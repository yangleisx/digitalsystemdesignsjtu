==> flow/design.v <==
module LIFO(output reg [7:0] dout,
            output reg full,
            output reg empty,
            input clk,
            input clr,
            input [7:0] din,
            input push,
            input pop
            );
    reg [7:0] stack [0:7];
    reg [3:0] addr;
    always @(posedge clk) begin
        if(clr) begin
            dout <= 8'h0;
            addr <= 4'h0;
            full <= 1'b0;
            empty <= 1'b1;
        end
        else begin
            case ({pop, push})
                2'b01:  begin
                        if (! full) begin
                            if(addr < 4'h8) begin
                                stack[addr] <= din;
                                addr <= addr + 1'b1;
                                empty <= 1'b0;
                            end
                            else begin
                                full <= 1'b1;
                            end
                        end
                    end
                2'b10:  begin
                        if(!empty) begin
                            if(addr > 4'h0) begin
                                dout <= stack[addr-1];
                                addr <= addr - 1'h1;
                                full <= 1'b0;
                            end
                            else begin 
                                empty <= 1'b1;
                                dout <= 8'h0;
                            end
                        end
                    end
                default: ;
            endcase
        end
    end
endmodule
From RTL to reports: LIFO:

The steps from the RTL of LIFO to its reports follow in flow order.
Line numbers count from 1 in the design file above.
Operators carry their Yosys type and port widths (W data, S select, Z words).
Cell names lack the library's common part.
A cell with - has no value.

* top module: LIFO
* clock port: clk
* cell library: sky130hd
* timing corner: tt_025C_1v80

Word-level counts:

Yosys after proc, flatten, opt, wreduce and memory -nomap, before mapping. Memory bits, and registers merged into a memory's read port (data or address), are not among the register bits. Print and check cells are not counted. Equal cells are merged and count once.
Yosys's memory passes give these memory sizes; they may raise the number of words (mostly to a power of two), join words into wider ones and drop unused or constant bits.

* add/subtract/negate cells: 3
* magnitude comparators: 2
* eq/ne operators: 6
* mux-type cells: 28
* bitwise operators: 1
* reductions and logical operators: 5

Operator list (count)
* $mux W8: 5
* $mux W4: 4
* $mux W1: 12
* $mux W3: 4
* $ne A2 B2 Y1 const B: 4
* $pmux W4 S2: 1
* $reduce_and A3 Y1: 2
* $reduce_and A5 Y1: 1
* $add A4 B1 Y4 const B: 1
* $sub A4 B1 Y4 const B: 1
* $gt A4 B1 Y1 const B: 1
* $lt A4 B4 Y1 const B: 1
* $pmux W1 S2: 2
* $sub A3 B1 Y3 const B: 1
* $eq A2 B1 Y1 const B: 1
* $eq A2 B2 Y1 const B: 1
* $reduce_and A2 Y1: 1
* $reduce_bool A2 Y1: 1
* $not A1 Y1: 1

* bits in registers: 14
* memory bits (writable): 64
* memory cells: 1
* input bits: 12
* output and inout port bits: 10
* elaborated cells: 50

Memories
* stack: depth 8, bits a word 8, read ports 1, write ports 1, line 10 `reg [7:0] stack [0:7];`

Logic depth:

Yosys ltp: most cells in a row. Word level: on the elaborated netlist, between registers, memories and ports. Mapped: between sequential cells and ports; inverters and the memories' decode and read muxes count.

* word-level depth: 5
* ABC_AREA: 0
* depth in mapped cells: 8
* depth with buffers taken out: 7

Synthesis result:

Yosys stat after the flow's synthesis: flattened, memories mapped to cells. It holds for the ABC_AREA given above (unset counts as 0); a run with the other value may have another netlist.
Totals and module areas in this step are rounded.

* mapped cells: 186
* mapped area: 3120 µm²
* sequential area: 2200 µm²
* flip-flop cells: 78
* buffers: 7

Cells by type
* edfxtp_1: count 64, total area 1.92E+03 µm²
* mux4_2: count 15, total area 337.824 µm²
* dfxtp_1: count 14, total area 280.269 µm²
* nand2b_1: count 16, total area 100.096 µm²
* nor2_1: count 14, total area 52.55 µm²
* mux2i_1: count 5, total area 50.048 µm²
* nand3_1: count 9, total area 45.043 µm²
* nand2_1: count 9, total area 33.782 µm²
* xnor2_1: count 3, total area 26.275 µm²
* ha_1: count 2, total area 25.024 µm²
* nor4b_4: count 1, total area 23.773 µm²
* buf_2: count 4, total area 20.019 µm²
* nor3b_4: count 1, total area 18.768 µm²
* a21oi_4: count 1, total area 16.266 µm²
* inv_1: count 4, total area 15.014 µm²
* nor3_1: count 3, total area 15.014 µm²
* o21ai_0: count 3, total area 15.014 µm²
* and3_1: count 2, total area 12.512 µm²

Other cell types: 13; their cells: 16.

Worst setup path after synthesis:

Source: OpenSTA report_checks on the synthesized netlist (no wires, ideal clock, input and output delay 20% of the period each), path of least setup slack; recovery checks are left aside. Register names are those of the netlist, which keeps one name where synthesis merged equal registers.

* kind: input -> register
* start point: in pop
* end point: mem stack[1][0]
* period: 4.31 ns
* external input delay: 0.862 ns
* launch time at the first pin: 0.862 ns
* arrival: 1.981 ns
* required time: 3.927 ns
* slack: 1.946 ns
* delay of the path: 1.502 ns
* driving pins on the path: 3
* buffers on the path: 0
* period reached after synthesis: 2.364 ns

"delay of the path" = arrival - input delay + setup time.
"driving pins on the path": output pins that drive a net of the path, with the launching flip-flop's if there is one; two outputs of one cell count as two.
"period reached after synthesis" is the clock period less the worst setup slack; recovery checks do not enter. This is arithmetic on one report: input and output delays are still those of the set period (20% each).
The rows between start and end are the longest chain of elaborated cells between them; the timing report does not say that the signal goes this way. Where chains are equally long, one stands for them.
Each line given opens the expression or statement behind the cell; cells for indexed reads and writes are added by Yosys, which also makes memories of some case tables.
The path ends at the enable pin of a flip-flop; only ways to that pin are counted.

* path through: nor4b_4 > nand3_1 > nor3_1
* length of the longest elaborated chain: 3

Ends and longest elaborated chain, post-synthesis
* start: declaration: line 8 `input pop`
* $eq A2 B1 Y1: line 20 `case ({pop, push})`
* $mux W3: line 20
* $mux W3: line 13 `if(clr) begin`
* end: declaration: line 10 `reg [7:0] stack [0:7];`

Timing after layout:

From the final timing report of entry A: the path of least setup slack in the routed layout; clock arrival at registers is part of the times.

* kind: input -> register
* start point: in push
* end point: reg addr[2]
* period: 2.55 ns
* external input delay: 0.51 ns
* launch time at the first pin: 0.51 ns
* arrival: 2.29 ns
* required time: 2.83 ns
* slack: 0.54 ns
* driving pins on the path: 8
* buffers on the path: 1

The rows between start and end are the longest chain of elaborated cells between them; the timing report does not say that the signal goes this way. Where chains are equally long, one stands for them.
A register here has more assigning lines than the two given.

* path through: clkdlybuf4s50_1 > or2b_1 > xnor2_1 > ha_1 > nor2_1 > mux2i_1 > or3_1 > a21oi_1
* length of the longest elaborated chain: 3

Ends and longest elaborated chain, after layout
* start: declaration: line 7 `input push,`
* $eq A2 B1 Y1: line 20 `case ({pop, push})`
* $ne A2 B2 Y1
* $reduce_and A5 Y1
* end: assignment: line 25 `addr <= addr + 1'b1;`
* end: assignment: line 37 `addr <= addr - 1'h1;`
* end: declaration: line 11 `reg [3:0] addr;`

Subject: LIFO on sky130hd, stored results

Hello all,

Module LIFO, platform sky130hd: 2 stored runs of the flow (Yosys, OpenROAD) with differing settings, in no particular order. Input and output delays are each 20% of the period that was set; the output load is 0.01 pF.
"clock period reached": clock period set for the run, less the worst setup slack. It is reckoned from that one timing run; input and output delays stay at 20% of the period that was set.
"worst path time" is the time allowed to the run's worst setup path (the clock period less input and output delay, where it has them) less its slack. Clock arrival times count: a late capture clock shortens it, a late launch clock lengthens it.
"power consumption" is the tool's figure for a default switching activity; nothing was simulated.
Measured values are rounded.

### Entry A

Settings: `period_ns=2.55`, `SETUP_SLACK_MARGIN=0.22`, `CAP_MARGIN=20`, `CORE_MARGIN=2`, `CORE_UTILIZATION=40`, `SLEW_MARGIN=20`

- Worst path time: 1.50 ns
- Worst setup path type: input -> register
- Chip area after synthesis (Yosys): 3,120 µm²
- Standard-cell area of the final layout: 3,820 µm²
- Total negative setup slack: 0.000 ns
- Clock period reached: 2.007 ns
- Area of the die: 8,520 µm²
- Worst hold slack in the final report: 0.463 ns
- Power consumption: 0.00261 W
- Lowest setup slack: 0.543 ns
- Final utilization: 50.0%

### Entry B

Settings: `period_ns=1.86`, `CORE_UTILIZATION=43`, `PLACE_DENSITY_LB_ADDON=0.04`, `CELL_PAD_IN_SITES_DETAIL_PLACEMENT=0`, `TNS_END_PERCENT=80`, `SLEW_MARGIN=0`, `MIN_ROUTING_LAYER=met1`, `MAX_ROUTING_LAYER=met4`, `CAP_MARGIN=20`, `CORE_MARGIN=2`

- Worst path time: 1.73 ns
- Worst setup path type: register -> register
- Chip area after synthesis (Yosys): 3,120 µm²
- Standard-cell area of the final layout: 3,920 µm²
- Total negative setup slack: 0.000 ns
- Clock period reached: 1.731 ns
- Area of the die: 7,950 µm²
- Worst hold slack in the final report: 0.460 ns
- Power consumption: 0.00359 W
- Lowest setup slack: 0.129 ns
- Final utilization: 55.0%

Thanks
